==> flow/design.v <==
module CRC_chk (
    input wire reset
    ,input wire clk
    ,input wire [7:0] CRC_data_in
    ,input wire CRC_init
    ,input wire CRC_en
    ,output reg [31:0] CRC_data_out
    ,output wire CRC_ok
);
function[31:0]  NextCRC;
    input[7:0]      D;
    input[31:0]     C;
    reg[31:0]       NewCRC;
    begin
    NewCRC[0]=C[24]^C[30]^D[1]^D[7];
    NewCRC[1]=C[25]^C[31]^D[0]^D[6]^C[24]^C[30]^D[1]^D[7];
    NewCRC[2]=C[26]^D[5]^C[25]^C[31]^D[0]^D[6]^C[24]^C[30]^D[1]^D[7];
    NewCRC[3]=C[27]^D[4]^C[26]^D[5]^C[25]^C[31]^D[0]^D[6];
    NewCRC[4]=C[28]^D[3]^C[27]^D[4]^C[26]^D[5]^C[24]^C[30]^D[1]^D[7];
    NewCRC[5]=C[29]^D[2]^C[28]^D[3]^C[27]^D[4]^C[25]^C[31]^D[0]^D[6]^C[24]^C[30]^D[1]^D[7];
    NewCRC[6]=C[30]^D[1]^C[29]^D[2]^C[28]^D[3]^C[26]^D[5]^C[25]^C[31]^D[0]^D[6];
    NewCRC[7]=C[31]^D[0]^C[29]^D[2]^C[27]^D[4]^C[26]^D[5]^C[24]^D[7];
    NewCRC[8]=C[0]^C[28]^D[3]^C[27]^D[4]^C[25]^D[6]^C[24]^D[7];
    NewCRC[9]=C[1]^C[29]^D[2]^C[28]^D[3]^C[26]^D[5]^C[25]^D[6];
    NewCRC[10]=C[2]^C[29]^D[2]^C[27]^D[4]^C[26]^D[5]^C[24]^D[7];
    NewCRC[11]=C[3]^C[28]^D[3]^C[27]^D[4]^C[25]^D[6]^C[24]^D[7];
    NewCRC[12]=C[4]^C[29]^D[2]^C[28]^D[3]^C[26]^D[5]^C[25]^D[6]^C[24]^C[30]^D[1]^D[7];
    NewCRC[13]=C[5]^C[30]^D[1]^C[29]^D[2]^C[27]^D[4]^C[26]^D[5]^C[25]^C[31]^D[0]^D[6];
    NewCRC[14]=C[6]^C[31]^D[0]^C[30]^D[1]^C[28]^D[3]^C[27]^D[4]^C[26]^D[5];
    NewCRC[15]=C[7]^C[31]^D[0]^C[29]^D[2]^C[28]^D[3]^C[27]^D[4];
    NewCRC[16]=C[8]^C[29]^D[2]^C[28]^D[3]^C[24]^D[7];
    NewCRC[17]=C[9]^C[30]^D[1]^C[29]^D[2]^C[25]^D[6];
    NewCRC[18]=C[10]^C[31]^D[0]^C[30]^D[1]^C[26]^D[5];
    NewCRC[19]=C[11]^C[31]^D[0]^C[27]^D[4];
    NewCRC[20]=C[12]^C[28]^D[3];
    NewCRC[21]=C[13]^C[29]^D[2];
    NewCRC[22]=C[14]^C[24]^D[7];
    NewCRC[23]=C[15]^C[25]^D[6]^C[24]^C[30]^D[1]^D[7];
    NewCRC[24]=C[16]^C[26]^D[5]^C[25]^C[31]^D[0]^D[6];
    NewCRC[25]=C[17]^C[27]^D[4]^C[26]^D[5];
    NewCRC[26]=C[18]^C[28]^D[3]^C[27]^D[4]^C[24]^C[30]^D[1]^D[7];
    NewCRC[27]=C[19]^C[29]^D[2]^C[28]^D[3]^C[25]^C[31]^D[0]^D[6];
    NewCRC[28]=C[20]^C[30]^D[1]^C[29]^D[2]^C[26]^D[5];
    NewCRC[29]=C[21]^C[31]^D[0]^C[30]^D[1]^C[27]^D[4];
    NewCRC[30]=C[22]^C[31]^D[0]^C[28]^D[3];
    NewCRC[31]=C[23]^C[29]^D[2];
    NextCRC=NewCRC;
    end
endfunction
always @ (posedge clk or posedge reset)
    if (reset)
        CRC_data_out <=32'hffffffff;
    else if (CRC_init)
        CRC_data_out <=32'hffffffff;
    else if (CRC_en)
        CRC_data_out <=NextCRC(CRC_data_in, CRC_data_out);
assign CRC_ok = &(CRC_data_out[31:0] == 32'hc704dd7b);
endmodule
`timescale 1 ns/10 ps   
module GMII_MAC_RX #
(    
    parameter [31:0] ip1 = {8'd192, 8'd168, 8'd0, 8'd1},
    parameter [31:0] ip2 = {8'd192, 8'd168, 8'd0, 8'd2},
    parameter [31:0] ip3 = {8'd192, 8'd168, 8'd0, 8'd3},
    parameter [31:0] ip4 = {8'd192, 8'd168, 8'd1, 8'd102},
    parameter [31:0] ip5 = {8'd192, 8'd168, 8'd0, 8'd5}
) (
    input wire reset
    ,input wire rx_clk          
    ,input wire [7:0] rxd      
    ,input wire rxdv           
    ,input wire rxer           
    ,output wire [7:0] data_out
    ,output wire IP_is_matched
    ,output reg error
    ,output reg CRC_ok
);
localparam [47:0] MAC_DST = 48'h38_6b_1c_1d_f5_65;
localparam [47:0] MAC_SRC = 48'hFF_FF_FF_11_11_11;
localparam [3:0]   
    SM_IDLE      = 4'd0,
    SM_PRMBL_RDY = 4'd1,
    SM_SFD       = 4'd2,
    SM_HEAD_MAC  = 4'd3,
    SM_FR_TYPE   = 4'd4,
    SM_PAYLOAD   = 4'd5,
    SM_CRC       = 4'd6,
    SM_IPG       = 4'd7,
    SM_ERROR     = 4'd8,
    SM_FR_VLAN   = 4'd9,
    SM_IP_DEST   = 4'd10
;
localparam [7:0]
    PREAMBLE = 8'h55,
    START_FRAME_DELIMITER = 8'h5d
;
localparam [15:0]
    IPV4 = 16'h08_00,
    VLAN_TAG = 16'h81_00
;
assign data_out = rxd;
reg [3:0] fsm_rcvr, fsm_rcvr_next;
reg [3:0] preamble_cntr;     
reg [3:0] header_cntr;       
reg [3:0] vlan_tags_cntr;    
reg [10:0] payload_cntr;
reg [95:0] mac_src_dst;      
reg [15:0] frame_type;
reg frame_start, frame_end;
reg [63:0] ip_src_dst_r;     
wire MAC_is_correct;
wire [47:0] MAC_src_w, MAC_dst_w;
assign MAC_src_w = mac_src_dst[95:48];
assign MAC_dst_w = mac_src_dst[47:0];
assign MAC_is_correct = (MAC_DST == MAC_dst_w) ? 1'b1 : 1'b0;
wire [31:0] ip_dest, ip_src;
assign ip_src = ip_src_dst_r[63:32];
assign ip_dest = ip_src_dst_r[31:0];
wire ip1_match, ip2_match, ip3_match, ip4_match, ip5_match;
assign ip1_match = (ip1 == ip_dest) ? 1'b1: 1'b0;
assign ip2_match = (ip2 == ip_dest) ? 1'b1: 1'b0;
assign ip3_match = (ip3 == ip_dest) ? 1'b1: 1'b0;
assign ip4_match = (ip4 == ip_dest) ? 1'b1: 1'b0;
assign ip5_match = (ip5 == ip_dest) ? 1'b1: 1'b0;
assign IP_is_matched = ip1_match || ip2_match || ip3_match || ip4_match || ip5_match;
localparam PAYLOAD_MAX = 1500;
wire [5:0] Payload_min;
assign Payload_min = (vlan_tags_cntr == 0) ? 46 :
                     (vlan_tags_cntr == 1) ? 42 :
                     (vlan_tags_cntr == 2) ? 38 :
                     34;        
reg [31:0] CRC_received_r;
reg rCRC_init, rCRC_en;
wire [31:0] wCRC_32;
wire wCRC_ok;
wire wCRC_shift_ok;
reg [2:0] wCRC_ok_shift;
always @(posedge rx_clk) begin
    if (reset)
        wCRC_ok_shift <= 0;
    else begin
        wCRC_ok_shift[0] <= wCRC_ok;
        wCRC_ok_shift[1] <= wCRC_ok_shift[0];
        wCRC_ok_shift[2] <= wCRC_ok_shift[1];
    end
end
assign  wCRC_shift_ok = |wCRC_ok_shift;
always @(posedge rx_clk) begin : Reseiver_FSM_first
    if (reset)
        fsm_rcvr <= SM_IDLE;
    else
        fsm_rcvr <= fsm_rcvr_next;
end  
always @(*) begin : Reseiver_FSM_second
    fsm_rcvr_next = SM_IDLE;
    case (fsm_rcvr)
        SM_IDLE :
            if (rxer) fsm_rcvr_next = SM_ERROR;
            else if (preamble_cntr >= 7) fsm_rcvr_next = SM_PRMBL_RDY;
            else fsm_rcvr_next = SM_IDLE;
        SM_PRMBL_RDY :
            if (rxer) fsm_rcvr_next = SM_ERROR;
            else if (rxd != PREAMBLE) fsm_rcvr_next = SM_IDLE;
            else if (rxdv) fsm_rcvr_next = SM_SFD;
            else fsm_rcvr_next = SM_PRMBL_RDY;
        SM_SFD :
            if (rxer) fsm_rcvr_next = SM_ERROR;
            else if (!rxdv) fsm_rcvr_next = SM_ERROR;
            else if (rxd == PREAMBLE) fsm_rcvr_next = SM_SFD;
            else if (rxd == START_FRAME_DELIMITER) fsm_rcvr_next = SM_HEAD_MAC;
            else fsm_rcvr_next = SM_IDLE;
        SM_HEAD_MAC :
            if (rxer) fsm_rcvr_next = SM_ERROR;
            else if (!rxdv) fsm_rcvr_next = SM_ERROR;
            else if (header_cntr >= 12) fsm_rcvr_next = SM_FR_TYPE;
            else fsm_rcvr_next = SM_HEAD_MAC;
        SM_FR_TYPE :
            if (rxer) fsm_rcvr_next = SM_ERROR;
            else if (!rxdv) fsm_rcvr_next = SM_ERROR;
            else if (preamble_cntr >= 2)  begin
                if (frame_type == VLAN_TAG) fsm_rcvr_next = SM_FR_VLAN;
                else fsm_rcvr_next = SM_PAYLOAD;  
            end
            else fsm_rcvr_next = SM_FR_TYPE;
        SM_FR_VLAN :
            if (rxer) fsm_rcvr_next = SM_ERROR;
            else if (!rxdv) fsm_rcvr_next = SM_ERROR;
            else if (header_cntr >= 2) fsm_rcvr_next = SM_FR_TYPE;
            else fsm_rcvr_next = SM_FR_VLAN;
        SM_PAYLOAD :
            if (rxer) fsm_rcvr_next = SM_ERROR;
            else if (payload_cntr == 12) fsm_rcvr_next = SM_IP_DEST;
            else if (payload_cntr >= PAYLOAD_MAX) fsm_rcvr_next = SM_ERROR;
            else if (!rxdv)
                if (payload_cntr <= Payload_min)
                    fsm_rcvr_next = SM_ERROR;
                else fsm_rcvr_next = SM_CRC;
            else fsm_rcvr_next = SM_PAYLOAD;
        SM_IP_DEST :
            if (rxer) fsm_rcvr_next = SM_ERROR;
            else if (!rxdv) fsm_rcvr_next = SM_ERROR;
            else if (payload_cntr == 20) fsm_rcvr_next = SM_PAYLOAD;
            else fsm_rcvr_next = SM_IP_DEST;
        SM_CRC :
            if (rxer) fsm_rcvr_next = SM_ERROR;
            else if (!wCRC_shift_ok) fsm_rcvr_next = SM_ERROR;
            else fsm_rcvr_next = SM_IPG;
        SM_ERROR :
            fsm_rcvr_next = SM_IPG;
        SM_IPG :
            fsm_rcvr_next = SM_IDLE;
        default :
            fsm_rcvr_next = SM_IDLE;
    endcase
end  
always @(posedge rx_clk) begin : Reseiver_FSM_third
    if (reset) begin
        CRC_received_r <= 32'hFFFFFFFF;
        preamble_cntr <= 4'h0;
        payload_cntr <= 11'b0;
        header_cntr <= 4'h0;
        frame_start <= 1'b0;
        frame_end <= 1'b0;
        frame_type <= 16'h0;
        mac_src_dst <= 96'h0;
        ip_src_dst_r <= 64'b0;
        vlan_tags_cntr <= 4'b0;
        error <= 1'b0;
        rCRC_init <= 1'b1;
        rCRC_en <= 1'b0;
        CRC_ok <= 1'b0;
    end
    else begin
        CRC_received_r <= { CRC_received_r[23:0], rxd };
        preamble_cntr <= 4'h0;
        payload_cntr <= 11'b0;
        header_cntr <= 4'h0;
        frame_start <= 1'b0;
        frame_end <= 1'b0;
        rCRC_init <= 1'b0;
        rCRC_en <= 1'b0;
        case (fsm_rcvr_next)     
            SM_IDLE : begin
                rCRC_init <= 1'b1;
                vlan_tags_cntr <= 4'b0;
                if (rxd == PREAMBLE) preamble_cntr <= preamble_cntr + 1'b1;
                else preamble_cntr <= 4'b0;
            end
            SM_PRMBL_RDY : begin
                CRC_ok <= 1'b0;
                error <= 0;
                if (rxd == PREAMBLE) preamble_cntr <= preamble_cntr;
                else preamble_cntr <= 4'b0;
            end
            SM_SFD : begin
                if (rxd == START_FRAME_DELIMITER) begin
                    frame_start <= 1'b1;
                    rCRC_en <= 1'b1;
                end
            end
            SM_HEAD_MAC : begin
                rCRC_en <= 1'b1;
                header_cntr <= header_cntr + 1'b1;
                mac_src_dst <= {mac_src_dst[88:0], rxd};
            end
            SM_FR_TYPE : begin
                rCRC_en <= 1'b1;
                preamble_cntr <= preamble_cntr + 1'b1;
                frame_type <= {frame_type[7:0], rxd};
            end
            SM_FR_VLAN : begin
                rCRC_en <= 1'b1;
                header_cntr <= header_cntr + 1'b1;
                if (header_cntr == 1)
                    vlan_tags_cntr <= vlan_tags_cntr +1'b1;
            end
            SM_PAYLOAD : begin
                rCRC_en <= 1'b1;
                payload_cntr <= payload_cntr + 1'b1;
            end
            SM_IP_DEST : begin
                rCRC_en <= 1'b1;
                payload_cntr <= payload_cntr + 1'b1;
                ip_src_dst_r <= {ip_src_dst_r[55:0], rxd};
            end
            SM_CRC : begin
                rCRC_en <= 1'b0;
                frame_end <= 1'b1;
            end
            SM_IPG : begin
                if (wCRC_shift_ok == 1'b1) CRC_ok <= 1'b1;
            end
            SM_ERROR : begin
                frame_end <= 1'b1;
                error <= 1'b1;
            end
        endcase
    end
end  
CRC_chk CRC_chk_inst (
    .reset          (reset),
    .clk            (rx_clk),
    .CRC_data_in    (rxd),
    .CRC_init       (rCRC_init),
    .CRC_en         (rCRC_en),
    .CRC_data_out   (wCRC_32),
    .CRC_ok        (wCRC_ok)
);
endmodule
-- From RTL to reports: GMII_MAC_RX
Tool output for the design above, in the order of the flow.
Line numbers count from 1 in the design file above.
Library cell names are shortened.
A cell with -- has no value.
- design top: GMII_MAC_RX
- clock port: rx_clk
- library: sky130hd
- corner: tt_025C_1v80

-- Word-level counts
Counts by Yosys on the flattened word-level netlist (proc, flatten, opt, wreduce; memories kept). Register bits leave out memories and registers merged into their read ports (data or address). Print and check cells are left out. Cells with the same type and inputs are merged into one.
- noted register bits: 114
- word-level cells: 353
- noted output and inout bits: 11
- bitwise operators at 222
- add/subtract/negate cells at 4
- order comparisons at 6
- reductions and logical operators: 19
- noted muxes and demuxes: 51
- equality and inequality tests at 36
- operators by type and width (cell ; count):
    1-bit XOR ; 220
    32-bit == test (first input constant) ; 5
    4-bit 2-to-1 mux ; 28
    32-bit 2-to-1 mux ; 2
    4-bit case mux with 10-bit select ; 1
    32-bit == test (second input constant) ; 1
    4-bit by 3-bit == test with 1-bit output (second input constant) ; 6
    4-bit == test (second input constant) ; 6
    4-bit by 2-bit == test with 1-bit output (second input constant) ; 5
    16-bit == test (second input constant) ; 1
    4-bit by 1-bit == test with 1-bit output (second input constant) ; 4
    8-bit by 7-bit == test with 1-bit output (second input constant) ; 2
    4-bit by 1-bit adder with 4-bit output (second input constant) ; 3
    4-bit zero test ; 3
    4-bit case mux with 3-bit select ; 1
    11-bit by 1-bit adder with 11-bit output (second input constant) ; 1
    11-bit greater-or-equal comparator (second input constant) ; 1
    11-bit by 4-bit == test with 1-bit output (second input constant) ; 1
    11-bit by 5-bit == test with 1-bit output (second input constant) ; 1
    11-bit by 6-bit <= comparator with 1-bit output ; 1
    1-bit 2-to-1 mux ; 9
    2-bit nonzero test ; 4
    2-bit OR reduction ; 4
    4-bit by 2-bit greater-or-equal comparator with 1-bit output (second input constant) ; 2
    8-bit by 7-bit inequality test with 1-bit output (second input constant) ; 1
    4-bit case mux with 2-bit select ; 1
    2-bit 2-to-1 mux ; 4
    2-bit inequality test (second input constant) ; 3
Other operator kinds: 9; their cells: 17.

-- Depth
Longest topological path by Yosys (ltp), each cell counted once; first at word level (registers and memories cut), then after technology mapping (sequential cells cut; the memories' decode and read muxes count).
- noted word-level depth: 15
- noted ABC_AREA: 0
- gate-level depth with buffers: 15

-- Synthesis result
The flow's flattened synthesis, as Yosys stat reports it; memories are mapped. The netlist is that of the ABC_AREA named above (0 if unset); the other value can give another one.
- cell types (cell ; count ; area in all (µm²)):
    dfxtp_1 ; 89 ; 1.78E+03
    dfstp_2 ; 32 ; 840.806
    xnor2_1 ; 46 ; 402.886
    xor2_1 ; 37 ; 324.061
    nor2_1 ; 74 ; 277.766
    a21oi_2 ; 30 ; 262.752
    a21oi_1 ; 44 ; 220.211
    nand2_2 ; 30 ; 187.68
    or2_2 ; 28 ; 175.168
    nand2_1 ; 46 ; 172.666
    mux2i_1 ; 16 ; 160.154
    ha_1 ; 12 ; 150.144
    nor4_1 ; 16 ; 100.096
    buf_12 ; 4 ; 80.077
    nand3_1 ; 16 ; 80.077
    nor2b_1 ; 12 ; 75.072
    clkbuf_1 ; 19 ; 71.318
    and3_1 ; 11 ; 68.816
Not listed: further types 58, cells in them 144.
- noted area of sequential cells: 2622.5 µm²
- synthesis area: 6573.8 µm²
- noted mapped cells: 706
- flip-flop cells at 121
By module: a second synthesis without flattening, with its own total; a netlist apart from the flattened one above.
- cell total of the unflattened synthesis: 664
- area total of the unflattened synthesis at 6627.6 µm²
Each row is one instance without its submodules.
- modules (module ; cells ; instances ; area (µm²) ; sequential area (µm²)):
    GMII_MAC_RX ; 470 ; 1 ; 4398.0 ; 1781.7
    CRC_chk ; 194 ; 1 ; 2229.6 ; 840.8

-- Path before layout
Path of least setup slack by OpenSTA after synthesis, without wires, with an ideal clock, recovery checks aside; 20% of the period is set as input and as output delay. Where synthesis merged equal registers, the netlist keeps one of their names.
- path type: flip-flop to flip-flop
- from: register vlan_tags_cntr[0]
- to: register frame_type[5]
- noted slack: -0.235 ns
- arrival time at 3.138 ns
- noted library setup time: 0.128 ns
- path buffers at 2
- noted time at the first pin: 0.000 ns
- clock period at 3.03 ns
- delay of the path: 3.266 ns
- noted stages on the path: 16
- synthesis period reached: 3.265 ns
"delay of the path" = arrival - input delay + setup time.
"stages on the path": output pins that drive a net of the path, with the launching flip-flop's if there is one; two outputs of one cell count as two.
"synthesis period reached" = period - worst setup slack (recovery checks aside). The figure is calculated, with input and output delays left at 20% of the set period.
The rows between start and end are the longest chain of elaborated cells between them; the timing report does not say that the signal goes this way. Where chains are equally long, one stands for them.
A line is the first line of the expression or statement that the cell stems from. Yosys adds cells for indexed reads and writes and turns some case tables into memories.
A register here has more assigning lines than the two given.
- cells stage by stage: dfxtp_1 > inv_1 > ha_1 > nor2b_1 > o21ai_0 > ha_1 > a41oi_1 > o21ai_1 > a2111oi_2 > o311ai_4 > nand3b_4 > nor3b_2 > buf_6 > buf_12 > mux2i_1 > nor2_1
- length of the longest elaborated chain: 12
- RTL lines, path after synthesis (element ; line ; text):
    start, declared ; 105 ; reg [3:0] vlan_tags_cntr;
    start, assigned ; 227 ; vlan_tags_cntr <= 4'b0;
    start, assigned ; 275 ; vlan_tags_cntr <= vlan_tags_cntr +1'b1;
    4-bit by 2-bit == test with 1-bit output ; 130 ; (vlan_tags_cntr == 2) ? 38 :
    3-bit 2-to-1 mux ; 130 ;
    4-bit 2-to-1 mux ; 129 ; (vlan_tags_cntr == 1) ? 42 :
    4-bit 2-to-1 mux ; 128 ; assign Payload_min = (vlan_tags_cntr == 0) ? 46 :
    11-bit by 6-bit <= comparator with 1-bit output ; 195 ; if (payload_cntr <= Payload_min)
    4-bit 2-to-1 mux ; 195 ;
    4-bit 2-to-1 mux ; 194 ; else if (!rxdv)
    4-bit 2-to-1 mux ; 193 ; else if (payload_cntr >= PAYLOAD_MAX) fsm_rcvr_next = SM_ERROR;
    4-bit 2-to-1 mux ; 192 ; else if (payload_cntr == 12) fsm_rcvr_next = SM_IP_DEST;
    4-bit 2-to-1 mux ; 191 ; if (rxer) fsm_rcvr_next = SM_ERROR;
    4-bit case mux with 10-bit select ; 156 ; case (fsm_rcvr)
    4-bit by 3-bit == test with 1-bit output ; 242 ; case (fsm_rcvr_next)
    end, assigned ; 224 ; frame_type <= 16'h0;
    end, assigned ; 269 ; frame_type <= {frame_type[7:0], rxd};
    end, declared ; 108 ; reg [15:0] frame_type;

-- Path in the finished layout
From the final timing report of entry A: the path of least setup slack in the routed layout; clock arrival at registers is part of the times.
- path type: flip-flop to flip-flop
- from: register vlan_tags_cntr[0]
- to: register frame_type[1]
- arrival time at 3.61 ns
- path buffers at 2
- noted stages on the path: 16
- clock period at 3.28 ns
- noted time at the first pin: 0.41 ns
- noted library setup time: 0.16 ns
- noted slack: -0.07 ns
The rows between start and end are the longest chain of elaborated cells between them; the timing report does not say that the signal goes this way. Where chains are equally long, one stands for them.
A register here has more assigning lines than the two given.
- cells stage by stage: dfxtp_1 > inv_1 > ha_1 > nor2b_1 > o21ai_0 > ha_1 > a41oi_2 > o21ai_2 > a2111oi_2 > buf_4 > o311ai_4 > nand3b_4 > nor3b_4 > buf_12 > mux2i_1 > nor2_1
- length of the longest elaborated chain: 12
- RTL lines, path post-layout (element ; line ; text):
    start, declared ; 105 ; reg [3:0] vlan_tags_cntr;
    start, assigned ; 227 ; vlan_tags_cntr <= 4'b0;
    start, assigned ; 275 ; vlan_tags_cntr <= vlan_tags_cntr +1'b1;
    4-bit by 2-bit == test with 1-bit output ; 130 ; (vlan_tags_cntr == 2) ? 38 :
    3-bit 2-to-1 mux ; 130 ;
    4-bit 2-to-1 mux ; 129 ; (vlan_tags_cntr == 1) ? 42 :
    4-bit 2-to-1 mux ; 128 ; assign Payload_min = (vlan_tags_cntr == 0) ? 46 :
    11-bit by 6-bit <= comparator with 1-bit output ; 195 ; if (payload_cntr <= Payload_min)
    4-bit 2-to-1 mux ; 195 ;
    4-bit 2-to-1 mux ; 194 ; else if (!rxdv)
    4-bit 2-to-1 mux ; 193 ; else if (payload_cntr >= PAYLOAD_MAX) fsm_rcvr_next = SM_ERROR;
    4-bit 2-to-1 mux ; 192 ; else if (payload_cntr == 12) fsm_rcvr_next = SM_IP_DEST;
    4-bit 2-to-1 mux ; 191 ; if (rxer) fsm_rcvr_next = SM_ERROR;
    4-bit case mux with 10-bit select ; 156 ; case (fsm_rcvr)
    4-bit by 3-bit == test with 1-bit output ; 242 ; case (fsm_rcvr_next)
    end, assigned ; 224 ; frame_type <= 16'h0;
    end, assigned ; 269 ; frame_type <= {frame_type[7:0], rxd};
    end, declared ; 108 ; reg [15:0] frame_type;

Measured results for GMII_MAC_RX: 2 stored runs of the Yosys and OpenROAD flow on sky130hd. The settings differ; the order carries no meaning. The constraints put input and output delay at 20% of the set period each and load the outputs with 0.01 pF.
"achieved clock period": clock period set for the run, less the worst setup slack. It is reckoned from that one timing run; input and output delays stay at 20% of the period that was set.
"time on the worst setup path" is the time allowed to the run's worst setup path (the clock period less input and output delay, where it has them) less its slack. Clock arrival times count: a late capture clock shortens it, a late launch clock lengthens it.
"power consumption" rests on the timing tool's default activity at the inputs, not on a simulated workload.

Entry A

==> flow/run.sh <==
#!/bin/bash
# the make line also repeats the synthesis and layout settings of config.mk as NAME=value (left out here)
make -C /OpenROAD-flow-scripts/flow DESIGN_CONFIG=/design/flow/config.mk WORK_HOME=/design/flow/orfs CLKGATE_MAP_FILE= finish
==> flow/config.mk <==
export PLATFORM = sky130hd
export DESIGN_NAME = GMII_MAC_RX
export DESIGN_NICKNAME = GMII_MAC_RX
export VERILOG_FILES = /design/flow/design.v
export SDC_FILE = /design/flow/constraint.sdc
export NUM_CORES = 4
export LEC_CHECK = 0
export CAP_MARGIN = 20
export CORE_MARGIN = 2
export CORE_UTILIZATION = 40
export SETUP_SLACK_MARGIN = -0.25
export SLEW_MARGIN = 20
==> flow/constraint.sdc <==
create_clock -name core_clock -period 3.28 [get_ports {rx_clk}]
set_input_delay 0.6560 -clock core_clock [delete_from_list [all_inputs] [get_ports {rx_clk}]]
set_output_delay 0.6560 -clock core_clock [all_outputs]
set_load 0.01 [all_outputs]

Measured in entry A:
- chip area in the Yosys report: 6573.8 µm²
- noted the total die area: 17475.5 µm²
- noted the std-cell area (final layout): 7866.3 µm²
- utilization: 0.492
- noted the worst setup slack after layout: -0.073 ns
- final setup TNS at -0.509 ns
- noted the worst hold slack: 0.454 ns
- noted the power consumption: 4.213 mW
- noted the achieved clock period: 3.353 ns
- time on the worst setup path: 3.35 ns
- worst path kind: flip-flop to flip-flop

Entry B

==> flow/run.sh <==
#!/bin/bash
# the make line also repeats the synthesis and layout settings of config.mk as NAME=value (left out here)
make -C /OpenROAD-flow-scripts/flow DESIGN_CONFIG=/design/flow/config.mk WORK_HOME=/design/flow/orfs CLKGATE_MAP_FILE= finish
==> flow/config.mk <==
export PLATFORM = sky130hd
export DESIGN_NAME = GMII_MAC_RX
export DESIGN_NICKNAME = GMII_MAC_RX
export VERILOG_FILES = /design/flow/design.v
export SDC_FILE = /design/flow/constraint.sdc
export NUM_CORES = 4
export LEC_CHECK = 0
export ABC_AREA = 0
export CAP_MARGIN = 25
export CELL_PAD_IN_SITES_DETAIL_PLACEMENT = 2
export CORE_MARGIN = 2
export CORE_UTILIZATION = 68
export CTS_CLUSTER_DIAMETER = 95
export CTS_CLUSTER_SIZE = 41
export HOLD_SLACK_MARGIN = -0.03
export PLACE_DENSITY = 0.54
export SETUP_SLACK_MARGIN = 0.07
export SLEW_MARGIN = 20
==> flow/constraint.sdc <==
create_clock -name core_clock -period 4.55 [get_ports {rx_clk}]
set_input_delay 0.9100 -clock core_clock [delete_from_list [all_inputs] [get_ports {rx_clk}]]
set_output_delay 0.9100 -clock core_clock [all_outputs]
set_load 0.01 [all_outputs]

Entry B: stopped before the end: placement reported DPL-0033.
